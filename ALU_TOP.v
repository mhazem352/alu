==> flow/design.v <==
module ALU_TOP 
#( parameter IN_WD = 16,
             ARITH_WD = 2 * IN_WD,
             LOGIC_WD = IN_WD,
             SHIFT_WD = IN_WD,
             CMP_WD = IN_WD )
( input wire [IN_WD-1:0]     A,B,
  input wire [3:0]           ALU_FUN,
  input wire                 CLK,RST,
  output wire [ARITH_WD-1:0] ARITH_OUT,
  output wire [LOGIC_WD-1:0] LOGIC_OUT,
  output wire [SHIFT_WD-1:0] SHIFT_OUT,
  output wire [CMP_WD-1:0]   CMP_OUT,
  output wire                CARRY_OUT,
  output wire                ARITH_FLAG,
  output wire                LOGIC_FLAG,
  output wire                CMP_FLAG,
  output wire                SHIFT_FLAG );
  wire  ARITH_EN;
  wire  LOGIC_EN;
  wire  CMP_EN;
  wire  SHIFT_EN;
  DECODER U_decoder
    ( .ALU_FUN(ALU_FUN[3:2]),
      .SHIFT_EN(SHIFT_EN),
      .ARITH_EN(ARITH_EN),
      .CMP_EN(CMP_EN),
      .LOGIC_EN(LOGIC_EN)
      );
  ARITH_UNIT #(.IN_DATA_WD(IN_WD),.OUT_WD(ARITH_WD)) U_arith
  (.A(A),
   .B(B),
   .CLK(CLK),
   .RST(RST),
   .ALU_FUN(ALU_FUN[1:0]),
   .ARITH_EN(ARITH_EN),
   .ARITH_FLAG(ARITH_FLAG),
   .CARRY_OUT(CARRY_OUT),
   .ARITH_OUT(ARITH_OUT) );
  LOGIC_UNIT #(.IN_DATA_WD(IN_WD),.OUT_WD(LOGIC_WD)) U_logic
  (.A(A),
   .B(B),
   .CLK(CLK),
   .RST(RST),
   .ALU_FUN(ALU_FUN[1:0]),
   .LOGIC_OUT(LOGIC_OUT),
   .LOGIC_FLAG(LOGIC_FLAG),
   .LOGIC_EN(LOGIC_EN) );
   CMP_UNIT #(.IN_DATA_WD(IN_WD),.OUT_WD(CMP_WD)) U_cmp
   (.A(A),
   .B(B),
   .CLK(CLK),
   .RST(RST),
   .ALU_FUN(ALU_FUN[1:0]),
   .CMP_OUT(CMP_OUT),
   .CMP_FLAG(CMP_FLAG),
   .CMP_EN(CMP_EN)
   );
   SHIFT_UNIT #(.IN_DATA_WD(IN_WD),.OUT_WD(SHIFT_WD)) U_shift
   (.A(A),
   .B(B),
   .CLK(CLK),
   .RST(RST),
   .ALU_FUN(ALU_FUN[1:0]),
   .SHIFT_OUT(SHIFT_OUT),
   .SHIFT_FLAG(SHIFT_FLAG),
   .SHIFT_EN(SHIFT_EN)
   );
endmodule
module ARITH_UNIT #(parameter IN_DATA_WD = 16,
                    OUT_WD = 2* IN_DATA_WD)(
  input wire signed [IN_DATA_WD-1:0] A,B,
  input wire                         CLK,RST,ARITH_EN,
  input wire        [1:0]            ALU_FUN,
  output reg signed [OUT_WD-1:0]     ARITH_OUT,
  output reg                         ARITH_FLAG,
  output wire                        CARRY_OUT
    );
always @(posedge CLK or negedge RST)
 begin
  if(!RST)
   begin
    ARITH_OUT<=0;
    ARITH_FLAG<=0;
   end
  else if (ARITH_EN)
    begin
      ARITH_FLAG<=1;
      case(ALU_FUN[1:0])
        2'b00:ARITH_OUT<=A+B;
        2'b01:ARITH_OUT<=A-B;
        2'b10:ARITH_OUT<=A*B;
        2'b11:ARITH_OUT<=A/B;
      endcase
    end
  else 
    begin
      ARITH_OUT<=0;
      ARITH_FLAG<=0;
    end
 end      
assign CARRY_OUT = ARITH_OUT[IN_DATA_WD];
endmodule
module CMP_UNIT #(parameter IN_DATA_WD = 16,
                    OUT_WD = IN_DATA_WD)(
input wire [IN_DATA_WD-1:0] A,B,
input wire                  CLK,RST,
input wire                  CMP_EN,
input wire  [1:0]           ALU_FUN,
output reg [OUT_WD-1:0]     CMP_OUT,
output reg                  CMP_FLAG);
always @(posedge CLK or negedge RST)
  begin
    if(!RST)
      begin
        CMP_OUT<=0;
        CMP_FLAG<=0;
      end
    else if (CMP_EN)
      begin
        CMP_FLAG<=1;
        case(ALU_FUN)
          2'b00:CMP_OUT<=0;
          2'b01: begin
                  if(A==B) 
                  CMP_OUT<=1;
                  else
                  CMP_OUT<=0;
                 end
          2'b10:begin
                  if(A>B) 
                  CMP_OUT<=2;
                  else
                  CMP_OUT<=0;
                end
          2'b11:begin
                  if(A<B) 
                  CMP_OUT<=3;
                  else
                  CMP_OUT<=0;
                end
        endcase
      end
    else
      begin
        CMP_OUT<=0;
        CMP_FLAG<=0;
      end
  end
endmodule
module DECODER (
  input wire [1:0] ALU_FUN,
  output reg       ARITH_EN,LOGIC_EN,CMP_EN,SHIFT_EN);
always @(*)
  begin
    ARITH_EN=1'b0;
    LOGIC_EN=1'b0;
    CMP_EN=1'b0;
    SHIFT_EN=1'b0;
    case (ALU_FUN)
      2'b00:ARITH_EN=1'b1;
      2'b01:LOGIC_EN=1'b1;
      2'b10:CMP_EN=1'b1;
      2'b11:SHIFT_EN=1'b1;
    endcase
  end
endmodule
module LOGIC_UNIT #(parameter IN_DATA_WD = 16,
                    OUT_WD = IN_DATA_WD)(
input wire [IN_DATA_WD-1:0] A,B,
input wire                  CLK,RST,
input wire                  LOGIC_EN,
input wire  [1:0]           ALU_FUN,
output reg [OUT_WD-1:0]     LOGIC_OUT,
output reg                  LOGIC_FLAG);
always @(posedge CLK or negedge RST)
  begin
    if(!RST)
      begin
        LOGIC_OUT<=0;
        LOGIC_FLAG<=0;
      end
    else if (LOGIC_EN)
      begin
        LOGIC_FLAG<=1;
        case(ALU_FUN)
          2'b00:LOGIC_OUT<=A&B;
          2'b01:LOGIC_OUT<=A|B;
          2'b10:LOGIC_OUT<=~(A&B);
          2'b11:LOGIC_OUT<=~(A|B);
        endcase
      end
    else
      begin
        LOGIC_OUT<=0;
        LOGIC_FLAG<=0;
      end
  end
endmodule
module SHIFT_UNIT #(parameter IN_DATA_WD = 16,
                    OUT_WD = IN_DATA_WD)(
input wire [IN_DATA_WD-1:0] A,B,
input wire                  CLK,RST,
input wire                  SHIFT_EN,
input wire  [1:0]           ALU_FUN,
output reg [OUT_WD-1:0]     SHIFT_OUT,
output reg                  SHIFT_FLAG);
always @(posedge CLK or negedge RST)
  begin
    if(!RST)
      begin
        SHIFT_OUT<=0;
        SHIFT_FLAG<=0;
      end
    else if (SHIFT_EN)
      begin
        SHIFT_FLAG<=1;
        case(ALU_FUN)
          2'b00:SHIFT_OUT<=A>>1;
          2'b01:SHIFT_OUT<=A<<1;
          2'b10:SHIFT_OUT<=B>>1;
          2'b11:SHIFT_OUT<=B<<1;
        endcase
      end
    else
      begin
        SHIFT_OUT<=0;
        SHIFT_FLAG<=0;
      end
  end
endmodule
Step by step through the tools: ALU_TOP --
Tool output for the design above, in the order of the flow. Line numbers count from 1 in the design file above. Operators carry their Yosys type and port widths (W data, S select, Z words). Library cell names are shortened. The mark - stands for no value.
Inputs: top ALU_TOP, clock CLK, library sky130hd, corner tt_025C_1v80

Elaborated design --
Yosys after proc, flatten, opt, wreduce and memory -nomap, before mapping. Enables and synchronous resets that opt folds into registers are not counted as muxes. Memory bits, and registers merged into a memory's read port (data or address), are not among the register bits. Print and check cells are not counted. Equal cells are merged and count once.
Word-level totals: register bits 84, bits in latches 0, RAM bits 0, memory bits (read-only) 0, word width x clocked read ports 0, memories 0, bits of input ports 38, word-level cells 50
Cells by class: add/sub/neg operators 2, $mul 1, divide/modulo/power cells 1, magnitude comparators 2, equality and inequality tests 7, shifts and indexed selects 0, multiplexer cells 19, bitwise operators 4, reductions and logical operators 6
Operator list (number):
- $div A16 B16 Y32 | 1
- $mul A16 B16 Y32 | 1
- $pmux W16 S4 | 3
- $pmux W32 S4 | 1
- $mux W16 | 3
- $not A16 Y16 | 2
- $mux W32 | 1
- $add A16 B16 Y17 | 1
- $sub A16 B16 Y17 | 1
- $gt A16 B16 Y1 | 1
- $lt A16 B16 Y1 | 1
- $eq A16 B16 Y1 | 1
- $and A16 B16 Y16 | 1
- $or A16 B16 Y16 | 1
- $reduce_or A3 Y1 | 4
- $eq A2 B2 Y1 const B | 4
- $pmux W1 S2 | 4
- $mux W1 | 5
- $eq A2 B1 Y1 const B | 2
- $logic_not A2 Y1 | 2
- $mux W2 | 2

Depth --
Longest topological path by Yosys (ltp), each cell counted once; first at word level (registers and memories cut), then after technology mapping (sequential cells cut; the memories' decode and read muxes count).
Logic depth: depth after elaboration 4, ABC_AREA 0, mapped depth 354

After synthesis --
Source: synth_stat.txt of the flow (Yosys; design flattened, memories mapped). It holds for the ABC_AREA given above (unset counts as 0); a run with the other value may have another netlist.
Cells by type:
- ha_1 | number 662, area in all 8.28E+03 sq um
- fa_1 | number 264, area in all 5.29E+03 sq um
- nand2_1 | number 605, area in all 2.27E+03 sq um
- nor2_1 | number 598, area in all 2.24E+03 sq um
- xnor2_1 | number 254, area in all 2.22E+03 sq um
- a21oi_1 | number 427, area in all 2137.05 sq um
- inv_1 | number 473, area in all 1.78E+03 sq um
- dfrtp_1 | number 70, area in all 1751.68 sq um
- o21ai_0 | number 308, area in all 1.54E+03 sq um
- a21o_1 | number 187, area in all 1.4E+03 sq um
- xor2_1 | number 143, area in all 1.25E+03 sq um
- o21a_1 | number 139, area in all 1.04E+03 sq um
- nor3_1 | number 152, area in all 760.73 sq um
- mux2_2 | number 62, area in all 698.17 sq um
- nand3_1 | number 125, area in all 625.6 sq um
- o31ai_1 | number 73, area in all 548.026 sq um
- a31oi_1 | number 85, area in all 531.76 sq um
- clkbuf_1 | number 139, area in all 521.75 sq um
Not listed: further types 89, cells in them 1234.
Mapped netlist: mapped cells 6000, mapped area 44352.5 sq um, sequential area 1751.7 sq um, flip-flop cells 70
The figures by module come from a second, unflattened synthesis with its own total; it is not the netlist above.
Unflattened totals: cell total of the unflattened synthesis 6001, area total of the unflattened synthesis 44172.4 sq um
Each row is one instance without its submodules.
By module:
- ARITH_UNIT | instances 1, cells 5801, area 41962.7 sq um, seq. area 825.8 sq um
- LOGIC_UNIT | instances 1, cells 56, area 807.0 sq um, seq. area 425.4 sq um
- SHIFT_UNIT | instances 1, cells 55, area 732.0 sq um, seq. area 425.4 sq um
- CMP_UNIT | instances 1, cells 85, area 644.4 sq um, seq. area 75.1 sq um
- DECODER | instances 1, cells 4, area 26.3 sq um, seq. area 0.0 sq um
- ALU_TOP | instances 1, cells 0, area 0.0 sq um, seq. area 0.0 sq um

Path before layout --
OpenSTA on the mapped netlist: ideal clock, no wires. The path of least setup slack (recovery checks aside). Input and output delay are each 20% of the period. Register names are those of the netlist, which keeps one name where synthesis merged equal registers.
Timing path post-synthesis: kind input-to-reg, start point in B[0], end point reg U_arith.ARITH_OUT[20], period 108000 ps, input delay 21600 ps, library setup time 132 ps, time at the first pin 21600 ps, data arrival time 94964 ps, slack 12904 ps, path delay 73496 ps, stages 319, path buffers 48, synthesis period reached 95096 ps
"path delay" = arrival - input delay + setup time. "stages" counts driving pins, that of a launching flip-flop among them; a cell with two outputs on the path counts twice. "synthesis period reached" is the clock period less the worst setup slack; recovery checks do not enter. This is arithmetic on one report: input and output delays are still those of the set period (20% each). The rows between start and end are the longest chain of elaborated cells between them; the timing report does not say that the signal goes this way. Where chains are equally long, one stands for them. A line is the first line of the expression or statement that the cell stems from. Yosys adds cells for indexed reads and writes and turns some case tables into memories. A register here has more assigning lines than the two given.
On the way, post-synthesis: cell sequence inv_1 buf_1 ha_1 or3b_2 a211oi_1 nand2_1 nor2_1 nand2_1 nor2_1 ha_1 nor4b_1 nor2_1 and4_1 ha_1 a21oi_1 nand2_1 o41a_1 nor3_1 [283 not listed] ha_1 a21boi_0 o21a_1 o21a_1 o21a_1 o21ai_0 a21oi_1 o221ai_1 a31oi_1 a2111oi_0 ha_1 nand3_1 or4_1 clkbuf_1 o41ai_1 xnor2_1 a221oi_1 nor2_1, cells in the longest elaborated chain 3, elaborated cells between the ends (all ways) 6, source lines of those cells 6, classes of those cells add/sub (2); mul (1); div (1); mux (2)
RTL lines, path post-synthesis:
- from (decl) | RTL line 7 | ( input wire [IN_WD-1:0]     A,B,
- $div A16 B16 Y32 | RTL line 93 | 2'b11:ARITH_OUT<=A/B;
- $pmux W32 S4 | RTL line 89 | case(ALU_FUN[1:0])
- $mux W32 | RTL line 86 | else if (ARITH_EN)
- to (assign) | RTL line 90 | 2'b00:ARITH_OUT<=A+B;
- to (assign) | RTL line 91 | 2'b01:ARITH_OUT<=A-B;
- to (decl) | RTL line 75 | output reg signed [OUT_WD-1:0]     ARITH_OUT,

Path in the finished layout --
Path of least setup slack in the final report of stored run 1 (OpenROAD, finished layout, wires in). Where an end is a register, its clock arrival counts in the times. The report prints the path's times to 10 ps; the period is as set.
Timing path after layout: kind input-to-reg, start point in B[0], end point reg U_arith.ARITH_OUT[26], period 126000 ps, input delay 25200 ps, library setup time 160 ps, time at the first pin 25200 ps, data arrival time 113490 ps, slack 12740 ps, stages 298, path buffers 16
The rows between start and end are the longest chain of elaborated cells between them; the timing report does not say that the signal goes this way. Where chains are equally long, one stands for them. A register here has more assigning lines than the two given.
On the way, after layout: cell sequence clkdlybuf4s50_1 inv_2 ha_1 nor4b_1 a41oi_1 xnor2_2 buf_4 and4_1 and3_1 nand2_1 nor2_1 nand2_1 nor2_1 ha_1 nor4b_1 nor2_1 and4_1 ha_1 [262 not listed] a21o_1 a21o_1 a21oi_1 nor2b_1 o21ai_0 nand2b_1 a21oi_1 nor2b_1 a2111oi_1 clkbuf_2 ha_1 nand3_1 or4_1 buf_4 nor2_1 a21oi_1 a41oi_1 o22ai_1, cells in the longest elaborated chain 3, elaborated cells between the ends (all ways) 6, source lines of those cells 6, classes of those cells add/sub (2); mul (1); div (1); mux (2)
RTL lines, path after layout:
- from (decl) | RTL line 7 | ( input wire [IN_WD-1:0]     A,B,
- $div A16 B16 Y32 | RTL line 93 | 2'b11:ARITH_OUT<=A/B;
- $pmux W32 S4 | RTL line 89 | case(ALU_FUN[1:0])
- $mux W32 | RTL line 86 | else if (ARITH_EN)
- to (assign) | RTL line 90 | 2'b00:ARITH_OUT<=A+B;
- to (assign) | RTL line 91 | 2'b01:ARITH_OUT<=A-B;
- to (decl) | RTL line 75 | output reg signed [OUT_WD-1:0]     ARITH_OUT,

==> runs of ALU_TOP <==
Settings and measured results of 2 stored flow runs for module ALU_TOP (sky130hd), not sorted in any way. The constraints put input and output delay at 20% of the set period each and load the outputs with 0.01 pF.
By "achieved clock period" is meant the clock period of the run minus its worst setup slack. This is arithmetic on one report: input and output delays are still those of the set period (20% each).
"worst setup path time" = time allowed to the worst setup path (clock period - input delay - output delay, where it has them) - its slack; a late launch clock adds to it, a late capture clock takes from it.
"worst setup path time" is known to 10 ps.
[stored run 1] settings: period_ns=126.0, CORE_UTILIZATION=32, PLACE_DENSITY_LB_ADDON=0.11, CORE_MARGIN=8, CELL_PAD_IN_SITES_DETAIL_PLACEMENT=0, ABC_AREA=0, CTS_CLUSTER_SIZE=85, CAP_MARGIN=35, SLEW_MARGIN=20
[stored run 1] result: chip area after synthesis (Yosys) 44352.5 sq um, die area 150769.0 sq um, utilization 0.354, worst setup slack after layout 12739 ps, total negative slack 0 ps, achieved clock period 113261 ps, worst setup path time 88060 ps, worst setup path kind input-to-reg
[stored run 2] settings: period_ns=63.3, CORE_UTILIZATION=30, PLACE_DENSITY_LB_ADDON=0.07, CORE_MARGIN=6, CELL_PAD_IN_SITES_GLOBAL_PLACEMENT=0, TNS_END_PERCENT=80, CTS_CLUSTER_SIZE=27, SLEW_MARGIN=40, CAP_MARGIN=20
[stored run 2] result: chip area after synthesis (Yosys) 44352.5 sq um, die area 157212.0 sq um, utilization 0.488, worst setup slack after layout -10545 ps, total negative slack -325877 ps, achieved clock period 73845 ps, worst setup path time 61180 ps, worst setup path kind input-to-reg
